==> flow/design.v <==
`timescale 1ns / 1ps
module fpm(
  input clk,
  input rst,
  input [31:0] number_in,
  input number_a_valid,
  output number_a_ready,
  input number_b_valid,
  output number_b_ready,
  output [31:0] number_out,
  output result_valid
);
  reg reg_a_ready, reg_b_ready;
  reg a_sign, b_sign, z_sign;
  reg signed [9:0] a_exp, b_exp, z_exp;
  reg [23:0] a_mant, b_mant, z_mant;
  reg [47:0] product;
  reg reg_done;
  reg [31:0] result;
  reg [2:0] state;
  parameter READ_A = 0,
            READ_B = 1,
            DECODE = 2,
            MULTIPLY = 3,
            NORMALIZE = 4,
            ROUND = 5,
            PACK = 6,
            OUTPUT = 7;
  assign number_a_ready = reg_a_ready;
  assign number_b_ready = reg_b_ready;
  assign result_valid = reg_done;
  assign number_out = result;
  always@(posedge clk)
  begin
    case (state)
      READ_A: begin
        reg_a_ready <= 1;
        if (number_a_valid) begin
          reg_done <= 0;
          result <= 0;
          a_sign <= number_in[31];
          a_exp <= number_in[30:23] - 127;
          a_mant <= {1'b0, number_in[22:0]};
          reg_a_ready <= 0;
          state <= READ_B;
        end
      end
      READ_B: begin
        reg_b_ready <= 1;
        if (number_b_valid) begin
          b_sign <= number_in[31];
          b_exp <= number_in[30:23] - 127;
          b_mant <= {1'b0, number_in[22:0]};
          reg_b_ready <= 0;
          state <= DECODE;
        end
      end
      DECODE: begin
        if ((a_exp == 128 && a_mant != 0) || (b_exp == 128 && b_mant != 0)) begin
          z_sign <= 0;
          z_exp <= 255;
          z_mant[22] <= 1;
          z_mant[21:0] <= 0;
          state <= OUTPUT;
        end else if (a_exp == 128) begin
          z_sign <= a_sign ^ b_sign;
          z_exp <= 255;
          if ((b_exp == -127) && (b_mant == 0)) begin
            z_mant[22] <= 1;
            z_mant[21:0] <= 0;
          end else begin
            z_mant <= 0;
          end
          state <= OUTPUT;
        end else if (b_exp == 128) begin
          z_sign <= a_sign ^ b_sign;
          z_exp <= 255;
          if ((a_exp == -127) && (a_mant == 0)) begin
            z_mant[22] <= 1;
            z_mant[21:0] <= 0;
          end else begin
            z_mant <= 0;
          end
          state <= OUTPUT;
        end else if (((a_exp == -127) && (a_mant == 0)) || ((b_exp == -127) && (b_mant == 0))) begin
          z_sign <= a_sign ^ b_sign;
          z_exp <= 0;
          z_mant <= 0;
          state <= OUTPUT;
        end else begin
          if (a_exp == -127) begin
            a_exp <= -126;
          end else begin
            a_mant[23] <= 1;
          end
          if (b_exp == -127) begin
            b_exp <= -126;
          end else begin
            b_mant[23] <= 1;
          end
          state <= MULTIPLY;
        end
      end
      MULTIPLY: begin
        z_sign <= a_sign ^ b_sign;
        z_exp <= a_exp + b_exp + 1;
        product <= a_mant * b_mant;
        state <= NORMALIZE;
      end
      NORMALIZE: begin
        if (z_exp < -126 && z_exp > -130) begin
          product <= product >> 1;
          z_exp <= z_exp + 1;
          state <= NORMALIZE;
        end else if (product[47] == 0 && z_exp > -126) begin
          product <= product << 1;
          z_exp <= z_exp - 1;
          state <= NORMALIZE;
        end else begin
          state <= ROUND;
        end
      end
      ROUND: begin
        if (product[23] && (product[24] | product[22:0] != 0)) begin
          z_mant <= product[47:24] + 1;  
          if (product[47:24] == 24'hffffff) begin
            z_exp <= z_exp + 1;
          end
        end else begin
          z_mant <= product[47:24];  
        end
        state <= PACK;
      end
      PACK: begin
        if (z_exp > 128) begin  
          z_mant <= 0;
          z_exp <= 255;
        end else if (z_exp < -126) begin  
          z_mant <= 0;
          z_exp <= 0;
        end else if (z_mant[23] == 0 && z_exp == -126) begin  
          z_exp <= 0;
        end else begin  
          z_exp <= z_exp + 127;
        end
        state <= OUTPUT;
      end
      OUTPUT: begin
        reg_done <= 1;
        result[31] <= z_sign;
        result[30:23] <= z_exp;
        result[22:0] <= z_mant[22:0];
        state <= READ_A;
      end
    endcase
    if (rst == 0) begin
      reg_a_ready <= 0;
      reg_b_ready <= 0;
      reg_done <= 0;
      result <= 0;
      state <= READ_A;
    end
  end
endmodule
# == Step by step through the tools: fpm ==
# Tool output for the design above, in the order of the flow.
# Lines are those of the file above, counted from 1.
# Operators carry their Yosys type and port widths (W data, S select, Z words).
# Cell names lack the library's common part.
# A cell with -- has no value.
# design
top_module,fpm
clock_port,clk
lib,sky130hd
corner,tt_025C_1v80

# == Word level ==
# Source: Yosys, flattened and elaborated, memories not mapped. Widths are those after wreduce. Registers that Yosys merges into a memory's read port (data or address) are not register bits. Print and check cells do not count. Equal cells are merged and count once.
# word_totals
clocked_rd_ports_x_width,0
mem_count,0
mem_bits_rw,0
mem_bits_ro,0
latchBits,0
input_bits,36
word_cells,192
reg_bits,191
# classes
n_mul,1
div_mod_pow,0
n_eq,31
n_reduce_logical,37
shifts,0
n_logic,4
muxes,90
cmp,4
n_addsub,7
# op_table
operator,count
$mul A24 B24 Y48,1
$mux W10,23
$mux W22,7
$pmux W48 S2,1
$mux W48,2
$pmux W22 S3,1
$pmux W10 S5,1
$logic_not A24 Y1,2
$reduce_bool A24 Y1,2
$pmux W23 S2,1
$pmux W10 S2,2
$mux W1,35
$eq A10 B8 Y1 const B,3
$reduce_and A7 Y1,4
$ne A2 B2 Y1 const B,12
$add A24 B1 Y24 const B,1
$eq A24 B24 Y1 const B,1
$pmux W3 S8,1
$reduce_bool A23 Y1,1
$mux W23,1
$add A10 B2 Y10 const B,2
$gt A10 B9 Y1 const B,2
$eq A10 B9 Y1 const B,2
$mux W3,6
$pmux W8 S2,1
$eq A3 B3 Y1 const B,4
$add A10 B10 Y10,1
$sub A10 B2 Y10 const B,1
# Other operator kinds: 26; their cells: 53.

# == Depth ==
# Yosys ltp: most cells in a row. Word level: on the elaborated netlist, between registers, memories and ports. Mapped: between sequential cells and ports; inverters and the memories' decode and read muxes count.
# depth
depth_word,8
ABC_AREA,0
ltp_mapped,28
ltp_nobuf,25

# == Synthesis result ==
# The flow's flattened synthesis, as Yosys stat reports it; memories are mapped. The netlist is that of the ABC_AREA named above (0 if unset); the other value can give another one.
# synth_totals
cell_count,3012
ff_cells,194
yosys_area_um2,28132.0
# by_type
type,count,type_area_um2
fa_1,483,9.67E+03
edfxtp_1,151,4.53E+03
ha_1,188,2.35E+03
inv_1,577,2.17E+03
and2_1,305,1908.08
nand2_1,442,1.66E+03
dfxtp_1,43,860.826
clkbuf_1,145,544.272
xnor2_1,54,472.954
nor2_1,103,386.621
a22o_1,33,289.027
a21oi_1,56,280.269
a21o_1,35,262.752
a31oi_1,37,231.472
o21ai_0,44,220.211
xor2_1,20,175.168
nand3_1,29,145.139
nor4_1,22,137.632
# Not listed: further types 57, cells in them 245.

# == Worst setup path after synthesis ==
# Path of least setup slack by OpenSTA after synthesis, without wires, with an ideal clock, recovery checks aside; 20% of the period is set as input and as output delay. Where synthesis merged equal registers, the netlist keeps one of their names.
# synth_timing
kind,register to register
startpoint,register b_mant[3]
endpoint,register (name not given)
launch_ns,0.000
t_required_ns,12.532
slack_ns,5.831
path_stages,29
clock_period_ns,12.8
arrival_time_ns,6.700
delay_ns,6.968
setup_ns,0.268
path_buffers,3
period_less_setup_slack_ns,6.969
# "delay_ns" = arrival - input delay + setup time.
# "path_stages" counts driving pins, that of a launching flip-flop among them; a cell with two outputs on the path counts twice.
# "period_less_setup_slack_ns" is the clock period less the worst setup slack; recovery checks do not enter. This is arithmetic on one report: input and output delays are still those of the set period (20% each).
# Between the ends stands the longest chain of elaborated cells between them, by number of cells; it is not shown to be the way that was timed. Of several equally long chains one is given.
# A line is the first line of the expression or statement that the cell stems from. Yosys adds cells for indexed reads and writes and turns some case tables into memories.
# synth_between
path_cell_list,edfxtp_1 > clkbuf_1 > clkbuf_1 > nand2_1 > fa_1 > inv_1 > fa_1 > inv_1 > fa_1 > inv_1 > fa_1 > inv_1 > fa_1 > inv_1 > fa_1 > inv_1 > fa_1 > inv_1 > ha_1 > buf_2 > a21o_1 > a21o_1 > a21o_1 > a221o_1 > a31o_2 > a211oi_1 > o21ai_0 > xnor2_1 > o21ai_0
elab_chain_cells,2
cells_between,2
cone_lines,2
classes_between,mul (1); mux (1)
# synth_rtl
item,line_no,source
"start, declared",16,"reg [23:0] a_mant, b_mant, z_mant;"
"start, assigned",53,"b_mant <= {1'b0, number_in[22:0]};"
$mul A24 B24 Y48,107,
$pmux W48 S2,35,case (state)
"end, assigned",107,
"end, assigned",112,
"end, declared",17,

# == Timing after layout ==
# From the final timing report of run 1: the path of least setup slack in the routed layout; clock arrival at registers is part of the times.
# layout_timing
kind,register to register
startpoint,register b_mant[22]
endpoint,register (name not given)
path_buffers,2
launch_ns,0.53
arrival_time_ns,7.55
slack_ns,-0.79
setup_ns,0.24
t_required_ns,6.76
clock_period_ns,6.47
path_stages,24
# Between the ends stands the longest chain of elaborated cells between them, by number of cells; it is not shown to be the way that was timed. Of several equally long chains one is given.
# layout_between
path_cell_list,edfxtp_1 > buf_4 > nand2_1 > fa_1 > fa_1 > inv_1 > fa_1 > fa_1 > fa_1 > fa_1 > inv_2 > fa_1 > inv_2 > ha_4 > buf_6 > nand4_1 > nor3_4 > o211a_1 > nor3_2 > a21o_4 > o31a_1 > a311o_1 > xor2_1 > o21ai_1
elab_chain_cells,2
cells_between,2
cone_lines,2
classes_between,mul (1); mux (1)
# layout_rtl
item,line_no,source
"start, declared",16,"reg [23:0] a_mant, b_mant, z_mant;"
"start, assigned",53,"b_mant <= {1'b0, number_in[22:0]};"
$mul A24 B24 Y48,107,
$pmux W48 S2,35,case (state)
"end, assigned",107,
"end, assigned",112,
"end, declared",17,

# Settings and measured results of 2 stored flow runs for module fpm (sky130hd), not sorted in any way. The constraints put input and output delay at 20% of the set period each and load the outputs with 0.01 pF.
# "achieved_clock_period_ns" means the clock period less the worst setup slack. The figure is calculated, with input and output delays left at 20% of the set period.
# "worstPathTime_ns": the worst setup path's part of the clock period (all of it between registers, 20% less for each end at a port) less its slack. A launch clock that arrives late makes it longer, a capture clock that arrives late makes it shorter.
# Among the settings, . means not set for that run.
setting or result,run 1,run 2
period_ns,6.47,6.89
CORE_UTILIZATION,18,36
PLACE_DENSITY_LB_ADDON,0.24,.
CORE_ASPECT_RATIO,0.53,1.26
CTS_CLUSTER_SIZE,91,.
CAP_MARGIN,25,10
SLEW_MARGIN,20,0
MIN_ROUTING_LAYER,met2,.
CORE_MARGIN,2,3
CELL_PAD_IN_SITES_GLOBAL_PLACEMENT,.,1
GPL_ROUTABILITY_DRIVEN,.,1
CTS_CLUSTER_DIAMETER,.,110
worst_hold_slack_ns,0.466,0.460
worstPathTime_ns,7.26,7.12
critical_path_kind,register to register,register to register
final_cell_area_um2,36402.4,32842.7
post_synth_area_um2,28132.0,28132.0
setupTns_ns,-12.180,-1.091
setup_worst_slack_ns,-0.794,-0.228
achieved_clock_period_ns,7.264,7.118
total_die_area_um2,159626.0,81556.4
utilization_pct,23.5,42.6
